==> flow/design.v <==
`default_nettype none
module kodlas(
    input wire CLK,
    input wire RST,
    input wire COL_1,
    input wire COL_2,
    input wire COL_3,
    output wire ROW_A,
    output wire ROW_B,
    output wire ROW_C,
    output wire ROW_D,
    output reg LOCK
);
    wire [3:0] key;
    keypad keypad(
        .clock(CLK),
        .reset(RST),
        .column1(COL_1),
        .column2(COL_2),
        .column3(COL_3),
        .row1(ROW_A),
        .row2(ROW_B),
        .row3(ROW_C),
        .row4(ROW_D),
        .key(key)
    );
    lock lock_a(
        .clock(CLK),
        .reset(RST),
        .key(key),
        .lock(LOCK)
    );
endmodule
module keypad(
    input wire clock,
    input wire reset,
    input wire column1,
    input wire column2,
    input wire column3,
    output wire row1,
    output wire row2,
    output wire row3,
    output wire row4,
    output reg [3:0] key
);
    reg [3:0] scan_key;
    wire [1:0] row_select;
    assign row1 = row_select == 0;
    assign row2 = row_select == 1;
    assign row3 = row_select == 2;
    assign row4 = row_select == 3;
    mod_n_counter counter(
        .clock(clock),
        .reset(reset),
        .out(row_select)
    );
    always @ (posedge clock) begin
        if(!reset)
            key <= 0;
        else begin
            case(row_select)
                0: begin
                    key <= scan_key;
                    if(column1)
                        scan_key <= 12;
                    else if(column2)
                        scan_key <= 10;
                    else if(column3)
                        scan_key <= 1;
                    else
                        scan_key <= 0;
                end
                1: begin 
                    if(column1)
                        scan_key <= 8;
                    else if(column2)
                        scan_key <= 5;
                    else if(column3)
                        scan_key <= 4;
                end
                2: begin 
                    if(column1)
                        scan_key <= 7;
                    else if(column2)
                        scan_key <= 2;
                    else if(column3)
                        scan_key <= 11;
                end
                3: begin 
                    if(column1)
                        scan_key <= 3;
                    else if(column2)
                        scan_key <= 6;
                    else if(column3)
                        scan_key <= 9;
                end
            endcase
        end
    end
endmodule
module lock(
    input wire clock,
    input wire reset,
    input wire [3:0] key,
    output wire lock
);
    reg [3:0] prev_key;
    reg [3:0] state;
    assign lock = state == 15;
    always @ (posedge clock) begin
        if(!reset) begin
            state <= 0;
        end else if(prev_key != key) begin
            prev_key <= key;
            if(key != 0) begin
                case(state)
                0: if(key == 5) state <= 1; else state <= 0;
                1: if(key == 4) state <= 2; else state <= 0;
                2: if(key == 6) state <= 3; else state <= 0;
                3: if(key == 1) state <= 4; else state <= 0;
                4: if(key == 11) state <= 5; else state <= 0;
                5: if(key == 10) state <= 6; else state <= 0;
                6: if(key == 5) state <= 7; else state <= 0;
                7: if(key == 6) state <= 8; else state <= 0;
                8: if(key == 11) state <= 9; else state <= 0;
                9: if(key == 8) state <= 10; else state <= 0;
                10: if(key == 2) state <= 11; else state <= 0;
                11: if(key == 10) state <= 12; else state <= 0;
                12: if(key == 6) state <= 13; else state <= 0;
                13: if(key == 5) state <= 14; else state <= 0;
                14: if(key == 11) state <= 15; else state <= 0;
                endcase
            end
        end
    end
endmodule
module mod_n_counter #(
    parameter N = 3  ,
    parameter WIDTH = 2
)(
    input   clock,
    input   reset,
    output  reg[WIDTH-1:0] out
);  
  always @ (posedge clock) begin
    if (!reset) begin
      out <= 0;
    end else begin
      if (out == N)
        out <= 0;
      else
        out <= out + 1;
    end
  end
endmodule
## Tool chain data of kodlas

Tool output for the design above, in the order of the flow.
Line numbers count from 1 in the design file above.
The mark n/a stands for no value.

| inputs | value |
|---|---|
| top | kodlas |
| clock input | CLK |
| standard-cell library | sky130hd |
| timing corner | tt_025C_1v80 |

## After elaboration

Source: Yosys, flattened and elaborated, memories not mapped. Widths are those after wreduce. Registers that Yosys merges into a memory's read port (data or address) are not register bits. Print and check cells do not count. Equal cells are merged and count once.

| storage and ports | value |
|---|---|
| bits in registers | 18 |
| latch bits | 0 |
| RAM bits | 0 |
| memory bits (read-only) | 0 |
| word width x clocked read ports | 0 |
| memories kept | 0 |
| output and inout port bits | 5 |

| operators by class | value |
|---|---|
| add/subtract/negate cells | 1 |
| multiply operators | 0 |
| div/mod/pow operators | 0 |
| magnitude comparators | 0 |
| equal/unequal tests | 30 |
| shifts and indexed selects | 0 |
| mux-type cells | 29 |
| bitwise gates (word level) | 1 |
| reduce/logical cells | 9 |

Operator list:

| operator | count |
|---|---|
| 4-bit 2-to-1 mux | 19 |
| 4-bit case mux with 15-bit select | 1 |
| 4-bit == test with constant B | 11 |
| 4-bit by 3-bit == test with 1-bit output with constant B | 7 |
| 4-bit case mux with 4-bit select | 1 |
| 15-bit nonzero test | 1 |
| 4-bit by 2-bit == test with 1-bit output with constant B | 3 |
| 4-bit != test with constant B | 3 |
| 3-bit 2-to-1 mux | 4 |
| 4-bit by 1-bit == test with 1-bit output with constant B | 2 |
| 4-bit nonzero test | 2 |
| 5-bit AND reduction | 1 |
| 2-bit == test with constant B | 2 |
| 4-bit != test | 1 |
| 4-bit logical NOT | 1 |
| 2-bit 2-to-1 mux | 2 |
| 3-bit AND reduction | 1 |
| 2-bit by 1-bit adder with 2-bit output with constant B | 1 |
| 2-bit by 1-bit == test with 1-bit output with constant B | 1 |
| 2-bit logical NOT | 1 |
| 2-bit AND reduction | 1 |
| 2-bit OR reduction | 1 |
| 1-bit 2-to-1 mux | 2 |
| 1-bit inverter | 1 |

## Depth

Depth = most cells in a row (Yosys ltp): at word level without a register or memory, in the mapped netlist without a sequential cell, where the memories' decode and read muxes count.

| depth | value |
|---|---|
| depth after elaboration | 4 |
| ABC_AREA | 0 |
| mapped depth | 6 |
| depth with buffers taken out | 6 |

## Netlist

Source: synth_stat.txt of the flow (Yosys; design flattened, memories mapped). It holds for the ABC_AREA given above (unset counts as 0); a run with the other value may have another netlist.
The area totals of this step are shown rounded.

Cell types:

| cell type | count | total area (um^2) |
|---|---|---|
| sky130_fd_sc_hd__dfxtp_1 | 22 | 440.422 |
| sky130_fd_sc_hd__edfxtp_1 | 8 | 240.23 |
| sky130_fd_sc_hd__a22o_1 | 10 | 87.584 |
| sky130_fd_sc_hd__nor2b_1 | 10 | 62.56 |
| sky130_fd_sc_hd__mux2i_1 | 6 | 60.058 |
| sky130_fd_sc_hd__ha_1 | 4 | 50.048 |
| sky130_fd_sc_hd__nor2_1 | 12 | 45.043 |
| sky130_fd_sc_hd__xor2_1 | 4 | 35.034 |
| sky130_fd_sc_hd__buf_6 | 3 | 33.782 |
| sky130_fd_sc_hd__o41ai_2 | 2 | 32.531 |
| sky130_fd_sc_hd__inv_1 | 6 | 22.522 |
| sky130_fd_sc_hd__nor3b_1 | 3 | 22.522 |
| sky130_fd_sc_hd__nor4bb_1 | 2 | 20.019 |
| sky130_fd_sc_hd__nand2b_1 | 3 | 18.768 |
| sky130_fd_sc_hd__o22ai_1 | 3 | 18.768 |
| sky130_fd_sc_hd__a21boi_0 | 2 | 15.014 |
| sky130_fd_sc_hd__nand2_1 | 4 | 15.014 |
| sky130_fd_sc_hd__nor3_1 | 3 | 15.014 |

Not listed: further types 27, cells in them 36.

| mapped netlist | value |
|---|---|
| cell count | 143 |
| cell area after synthesis | 0.0015 mm^2 |
| area of sequential cells | 0.000681 mm^2 |
| flip-flop cells | 30 |

By module: a second synthesis without flattening, with its own total; a netlist apart from the flattened one above.

| unflattened totals | value |
|---|---|
| cell total of the unflattened synthesis | 135 |
| area total of the unflattened synthesis | 0.00145 mm^2 |

Rows give one instance, submodules left out.

Modules:

| module | instances | cells | area (mm^2) | sequential area (mm^2) |
|---|---|---|---|---|
| lock | 1 | 89 | 0.000977 | 0.00044 |
| keypad | 1 | 41 | 0.000399 | 0.0002 |
| mod_n_counter | 1 | 5 | 0.0000738 | 0.00004 |
| kodlas | 1 | 0 | 0 | 0 |

## Path before layout

OpenSTA on the mapped netlist: ideal clock, no wires. The path of least setup slack (recovery checks aside). Input and output delay are each 20% of the period. Register names are those of the netlist, which keeps one name where synthesis merged equal registers.

| timing post-synthesis | value |
|---|---|
| path kind | flip-flop to flip-flop |
| start | register keypad.counter.out[0] |
| end | register keypad.scan_key[0] |
| clock period | 2.67 ns |
| setup time | 0.306 ns |
| time at the first pin | 0.000 ns |
| data arrival time | 1.325 ns |
| slack | 1.040 ns |
| path delay | 1.631 ns |
| driving pins on the path | 6 |
| synthesis period reached | 1.63 ns |

"path delay" = arrival - input delay + setup time.
"driving pins on the path": output pins that drive a net of the path, with the launching flip-flop's if there is one; two outputs of one cell count as two.
"synthesis period reached" is the clock period less the worst setup slack; recovery checks do not enter. This is arithmetic on one report: input and output delays are still those of the set period (20% each).
Between the ends stands the longest chain of elaborated cells between them, by number of cells; it is not shown to be the way that was timed. Of several equally long chains one is given.
A line is the first line of the expression or statement that the cell stems from. Yosys adds cells for indexed reads and writes and turns some case tables into memories.
At most two assigning lines are given for a register; there are more.
The path ends at the enable pin of a flip-flop; only ways to that pin are counted.

| between the ends, post-synthesis | value |
|---|---|
| cell sequence | sky130_fd_sc_hd__dfxtp_1 > sky130_fd_sc_hd__inv_1 > sky130_fd_sc_hd__ha_1 > sky130_fd_sc_hd__or3_1 > sky130_fd_sc_hd__nand2_1 > sky130_fd_sc_hd__o211a_1 |
| cells in the longest elaborated chain | 3 |
| elaborated cells on any way between the ends | 9 |
| those cells by class | 6 x eq/ne; 3 x reduce/logical |

Ends and longest elaborated chain, post-synthesis:

| what | line | text |
|---|---|---|
| start, declared | 143 | `output  reg[WIDTH-1:0] out` |
| start, assigned | 147 | `out <= 0;` |
| start, assigned | 152 | `out <= out + 1;` |
| 2-bit == test | 61 | `case(row_select)` |
| 4-bit nonzero test | n/a |  |
| 5-bit AND reduction | n/a |  |
| end, assigned | 65 | `scan_key <= 12;` |
| end, assigned | 67 | `scan_key <= 10;` |
| end, declared | 46 | `reg [3:0] scan_key;` |

Some nets on the timed path still bear RTL names; the line given drives or declares the net.

Nets with RTL names, path post-synthesis:

| net | line | text |
|---|---|---|
| ROW_C | 50 | `assign row3 = row_select == 2;` |

## Worst path after layout

Path of least setup slack in the final report of run 1 (OpenROAD, finished layout, wires in). Where an end is a register, its clock arrival counts in the times.

| timing after layout | value |
|---|---|
| path kind | flip-flop to output port |
| start | register keypad.counter.out[0] |
| end | output port ROW_A |
| clock period | 3.2 ns |
| output delay | 0.64 ns |
| time at the first pin | 0.32 ns |
| data arrival time | 1.88 ns |
| slack | 0.68 ns |
| driving pins on the path | 4 |

Between the ends stands the longest chain of elaborated cells between them, by number of cells; it is not shown to be the way that was timed. Of several equally long chains one is given.
At most two assigning lines are given for a register; there are more.

| between the ends, after layout | value |
|---|---|
| cell sequence | sky130_fd_sc_hd__dfxtp_1 > sky130_fd_sc_hd__inv_1 > sky130_fd_sc_hd__ha_1 > sky130_fd_sc_hd__clkdlybuf4s50_1 |
| cells in the longest elaborated chain | 1 |
| elaborated cells on any way between the ends | 1 |
| those cells by class | 1 x reduce/logical |

Ends and longest elaborated chain, after layout:

| what | line | text |
|---|---|---|
| start, declared | 143 | `output  reg[WIDTH-1:0] out` |
| start, assigned | 147 | `out <= 0;` |
| start, assigned | 152 | `out <= out + 1;` |
| 2-bit logical NOT | 48 | `assign row1 = row_select == 0;` |
| end, declared | 8 | `output wire ROW_A,` |

2 stored runs of kodlas in the flow (synthesis by Yosys, layout by OpenROAD, sky130hd cells), in arbitrary order. Constraints: input delay and output delay 20% of the set period each, output load 0.01 pF.
"period reached" = clock period - worst setup slack. The figure is calculated, with input and output delays left at 20% of the set period.
"critical setup path time" is the time allowed to the run's worst setup path (the clock period less input and output delay, where it has them) less its slack. Clock arrival times count: a late capture clock shortens it, a late launch clock lengthens it.
By "total design power" is meant OpenSTA's value without simulated activity: inputs other than the clock are taken to toggle once in ten clock periods, and the tool carries that through the logic.
Measured values are rounded.
Among the settings, n/a means not set for that run.

| setting or result | run 1 | run 2 |
|---|---|---|
| period_ns | 3.2 | 1.11 |
| CORE_UTILIZATION | 50 | 40 |
| SETUP_SLACK_MARGIN | 0.43 | n/a |
| PLACE_DENSITY_LB_ADDON | 0.1 | n/a |
| TNS_END_PERCENT | 10 | n/a |
| ABC_AREA | 0 | n/a |
| CTS_CLUSTER_DIAMETER | 220 | n/a |
| CAP_MARGIN | 40 | 20 |
| CORE_MARGIN | 2 | 2 |
| SLEW_MARGIN | 20 | 20 |
| synthesis area (mm^2) | 0.0015 | 0.0015 |
| die size (mm^2) | 0.00344 | 0.00424 |
| standard-cell area after routing (mm^2) | 0.00162 | 0.00223 |
| utilization of the finished layout | 0.578 | 0.614 |
| worst setup slack after layout (ns) | 0.683 | -0.476 |
| setup total negative slack (ns) | 0.000 | -12.6 |
| worst hold slack in the final report (ns) | 0.496 | 0.487 |
| total design power (mW) | 0.867 | 3.24 |
| period reached (ns) | 2.517 | 1.586 |
| critical setup path time (ns) | 1.88 | 1.59 |
| type of the worst setup path | flip-flop to output port | flip-flop to flip-flop |
